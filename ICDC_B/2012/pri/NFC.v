==> flow/design.v <==
`timescale 1ns/100ps
module NFC(
 input clk
,input rst
,output reg done
,inout [7:0] F_IO_A
,output F_CLE_A
,output F_ALE_A
,output reg F_REN_A
,output F_WEN_A
,input  F_RB_A  
,input  F_RB_B
,inout [7:0] F_IO_B
,output F_CLE_B
,output F_ALE_B
,output F_REN_B
,output F_WEN_B
);
reg     [1:0]   addr_cnt;
reg     [2:0]   state   ;
reg     [17:0]  addr_cnta;
reg             rc_tg;
reg             rc_flag;
wire    [2:0]   state_pre         = (state == 3'd0 )    ? 3'd1                                                          :
                                    (state == 3'd1 )    ? 3'd2                                                          :
                                    (state == 3'd2 )    ? ( addr_cnt== 2'd2 ? 3'd3 : 3'd2  )                            :
                                    (state == 3'd3 )    ? ( F_RB_A ? 3'd4 : 3'd3 )                                      :
                                    (state == 3'd4 )    ? ( ( addr_cnta[8:0] == 9'd511) && ~rc_flag ? 3'd5 : 3'd4)      :
                                    (state == 3'd5 )    ? 3'd6                                                          :
                                    (state == 3'd6 )    ? (
                                                            ( F_RB_B && addr_cnta == 18'd262143 ) ? 3'd7 :
                                                              F_RB_B                              ? 3'd0 : 3'd6 )       :
                                    (state == 3'd7 )    ? 3'd7                                                          :
                                                          3'd0
                                                                ;
wire    [1:0]   addr_cnt_pre      = (addr_cnt == 3'd2 ) ? 2'd0            :  
                                    (state == 3'd2 )    ? addr_cnt + 2'd1 : addr_cnt ;
assign          F_CLE_A           = (state == 3'd1) ? 1'd1 : 1'd0;
assign          F_CLE_B           = (state == 3'd1 || state == 3'd5  ) ? 1'd1 : 1'd0;
assign          F_WEN_A           = ( (state == 3'd1) || (state == 3'd2) ) ? ~clk : 1'b1 ;
assign          F_WEN_B           = ( F_CLE_B || state == 3'd2 || ~F_REN_A ) ? ~clk : 1'b0;
assign          F_ALE_A           = (state == 3'd2) ? 1'd1 : 1'd0;
assign          F_ALE_B           = (state == 3'd2) ? 1'd1 : 1'd0;
wire            rc_flag_pre       = (state == 3'd4)            ? 1'b0 :  
                                    (state == 3'd5)            ? 1'b1 : rc_flag;    
wire            F_REN_A_pre       = (state == 3'd4)     ? ~F_REN_A : F_REN_A;
assign          F_REN_B           = 1'b1;
wire    [17:0]  addr_cnta_add1    = (addr_cnta == 18'd0) ? addr_cnta : addr_cnta + 18'd1;
wire            out_en_a          = (state == 3'd1 || state == 3'd2) ? 1'd1 : 1'd0;
wire            out_en_b          = 1'd1;
reg     [7:0]   out_a;
wire    [7:0]   out_a_pre         = (state == 3'd0)                             ? {7'd0, addr_cnta_add1[8]}     :
                                    (state == 3'd1)                             ? addr_cnta_add1[7:0]           :
                                    (state == 3'd2) && (addr_cnt == 2'd0)       ? addr_cnta_add1[16:9]          :
                                    (state == 3'd2) && (addr_cnt == 2'd1)       ? {7'd0, addr_cnta_add1[17]}    : out_a;
wire    [7:0]   out_b_pre         =
                                    (state == 3'd1) ? 8'h80           :
                                    (state == 3'd2) ? out_a           :
                                    (state == 3'd5) ? 8'h10           : F_IO_A;
assign          F_IO_A            = out_en_a ? out_a : 'bz;
assign          F_IO_B            = out_en_b ? out_b_pre : 'bz;
wire            done_pre         = (state == 3'd7) ;
always@(posedge clk or posedge rst)
begin
if(rst)
            F_REN_A    <= #0.5 1'b1;
        else
            F_REN_A    <= #0.5 F_REN_A_pre;
end
always@(posedge clk or posedge rst)
begin
if(rst)
            addr_cnt    <= #0.5 2'd0;
        else
            addr_cnt    <= #0.5 addr_cnt_pre;
end
always@(posedge clk or posedge rst)
begin
if(rst)
            state       <= #0.5 3'd0;
        else
            state       <= #0.5 state_pre;
end
always@(posedge clk or posedge rst)
begin
if(rst)
            out_a       <= #0.5 8'd0;
        else
            out_a       <= #0.5 out_a_pre;
end
always@(posedge clk or posedge rst)
begin
if(rst)
            rc_tg       <= #0.5 1'b1;
        else if (state == 3'd4 )  
            rc_tg       <= #0.5 ~rc_tg;
end
always@(posedge clk or posedge rst)
begin
if(rst)
            addr_cnta       <= #0.5 {18'd262143,1'b1};
        else if (state == 3'd4 && rc_tg )  
            addr_cnta       <= #0.5 addr_cnta + 19'd1;
end
always@(posedge clk or posedge rst)
begin
if(rst)
            done       <= #0.5 1'd0;
        else
            done       <= #0.5 done_pre;
end
always@(posedge clk or posedge rst)
begin
if(rst)
            rc_flag       <= #0.5 1'd1;
        else
            rc_flag       <= #0.5 rc_flag_pre;
end
endmodule
==> Tool chain data of NFC <==
The steps from the RTL of NFC to its reports follow in flow order.
Line numbers count from 1 in the design file above.
Cell names lack the library's common part.
{ "setup": {"design": "NFC", "clk_port": "clk", "library": "sky130hd", "pvt_corner": "tt_025C_1v80"} }

==> Word level <==
Counts by Yosys on the flattened word-level netlist (proc, flatten, opt, wreduce; memories kept). Register bits leave out memories and registers merged into their read ports (data or address). Print and check cells are left out.
{ "bits": {"register_bits": 35, "inputBits": 4, "output_inout_bits": 25, "elab_cells": 73} }
{ "op_classes": {"add_sub_neg": 3, "equal": 11, "n_mux": 32, "logic": 4, "n_reduce_logical": 15} }
{ "op_table": {"columns": ["op", "n"], "rows": [
  ["8-bit two-way mux", 8],
  ["18-bit by 1-bit adder with 18-bit output (second input constant)", 2],
  ["3-bit two-way mux", 11],
  ["18-bit == test (second input constant)", 1],
  ["18-bit logical NOT", 1],
  ["18-bit two-way mux", 1],
  ["3-bit == test (second input constant)", 4],
  ["1-bit two-way mux", 10],
  ["9-bit == test (second input constant)", 1],
  ["3-bit by 2-bit == test with 1-bit output (second input constant)", 2],
  ["1-bit logical AND", 5],
  ["1-bit logical OR", 4],
  ["1-bit NOT", 4],
  ["2-bit nonzero test", 2],
  ["4-bit nonzero test", 1],
  ["2-bit two-way mux", 2],
  ["3-bit by 1-bit == test with 1-bit output (second input constant)", 1],
  ["3-bit logical NOT", 1],
  ["2-bit by 1-bit adder with 2-bit output (second input constant)", 1],
  ["2-bit by 1-bit == test with 1-bit output (second input constant)", 1],
  ["2-bit == test (second input constant)", 1],
  ["2-bit logical NOT", 1]
]} }

==> Longest topological paths <==
Depth = most cells in a row (Yosys ltp): at word level without a register or memory, in the mapped netlist without a sequential cell, where the memories' decode and read muxes count.
{ "depth": {"depth_word": 10, "ABC_AREA": 0, "depth_mapped": 7, "mapped_depth_nobuf": 7} }

==> Netlist <==
The flow's flattened synthesis, as Yosys stat reports it; memories are mapped. The netlist is that of the ABC_AREA named above (0 if unset); the other value can give another one.
Totals and module areas in this step are rounded.
{ "types": {"columns": ["cell_type", "n", "type_area_um2"], "rows": [
  ["dfstp_2", 22, 578.054],
  ["dfrtp_1", 18, 450.432],
  ["xnor2_1", 17, 148.893],
  ["xor2_1", 14, 122.618],
  ["nand2_1", 22, 82.579],
  ["nor2_1", 22, 82.579],
  ["inv_1", 13, 48.797],
  ["and2_1", 7, 43.792],
  ["nand4_1", 7, 43.792],
  ["ha_1", 3, 37.536],
  ["nand3_1", 7, 35.034],
  ["o221ai_1", 3, 26.275],
  ["clkbuf_1", 6, 22.522],
  ["nand4_4", 1, 21.27],
  ["nor4_4", 1, 21.27],
  ["nand3_2", 2, 20.019],
  ["nor3_1", 4, 20.019],
  ["o21ai_0", 4, 20.019]
]} }
Not listed: further types 34, cells in them 49.
{ "synth_totals": {"stdcells": 222, "yosys_area_mm2": 0.0022, "seqArea_mm2": 0.00103, "flip_flops": 40} }

Hand-over note for NFC

Settings and measured results of 2 stored flow runs for module NFC (sky130hd), not sorted in any way. The constraints put input and output delay at 20% of the set period each and load the outputs with 0.01 pF.
By "totalPower_w" is meant OpenSTA's value without simulated activity: inputs other than the clock are taken to toggle once in ten clock periods, and the tool carries that through the logic.
Values from the reports are rounded here.

Entry A
==> flow/run.sh <==
#!/bin/bash
# the make line also repeats the synthesis and layout settings of config.mk as NAME=value (left out here)
make -C /OpenROAD-flow-scripts/flow DESIGN_CONFIG=/design/flow/config.mk WORK_HOME=/design/flow/orfs CLKGATE_MAP_FILE= finish
==> flow/config.mk <==
export PLATFORM = sky130hd
export DESIGN_NAME = NFC
export DESIGN_NICKNAME = NFC
export VERILOG_FILES = /design/flow/design.v
export SDC_FILE = /design/flow/constraint.sdc
export NUM_CORES = 4
export LEC_CHECK = 0
export CAP_MARGIN = 20
export CORE_MARGIN = 2
export CORE_UTILIZATION = 40
export SLEW_MARGIN = 20
==> flow/constraint.sdc <==
create_clock -name core_clock -period 2.22 [get_ports {clk}]
set_input_delay 0.4440 -clock core_clock [delete_from_list [all_inputs] [get_ports {clk}]]
set_output_delay 0.4440 -clock core_clock [all_outputs]
set_load 0.01 [all_outputs]

==> results of entry A, as JSON <==
{
  "yosys_chip_area_mm2": 0.0022,
  "die_footprint_mm2": 0.00611,
  "final_stdcell_area_mm2": 0.00249,
  "worst_setup_slack_ns": 0.086,
  "tns_setup_ns": 0.000,
  "hold_worst_slack_ns": 0.169,
  "totalPower_w": 0.00213
}

Entry B
==> flow/run.sh <==
#!/bin/bash
# the make line also repeats the synthesis and layout settings of config.mk as NAME=value (left out here)
make -C /OpenROAD-flow-scripts/flow DESIGN_CONFIG=/design/flow/config.mk WORK_HOME=/design/flow/orfs CLKGATE_MAP_FILE= finish
==> flow/config.mk <==
export PLATFORM = sky130hd
export DESIGN_NAME = NFC
export DESIGN_NICKNAME = NFC
export VERILOG_FILES = /design/flow/design.v
export SDC_FILE = /design/flow/constraint.sdc
export NUM_CORES = 4
export LEC_CHECK = 0
export ABC_AREA = 1
export CAP_MARGIN = 20
export CORE_ASPECT_RATIO = 1.81
export CORE_MARGIN = 9
export CORE_UTILIZATION = 72
export CTS_CLUSTER_DIAMETER = 154
export PLACE_DENSITY_LB_ADDON = 0.26
export SLEW_MARGIN = 20
export TNS_END_PERCENT = 5
==> flow/constraint.sdc <==
create_clock -name core_clock -period 1.62 [get_ports {clk}]
set_input_delay 0.3240 -clock core_clock [delete_from_list [all_inputs] [get_ports {clk}]]
set_output_delay 0.3240 -clock core_clock [all_outputs]
set_load 0.01 [all_outputs]

==> results of entry B, as JSON <==
{
  "outcome": "no final report: routing broke off with DPL-0033"
}

End of note.
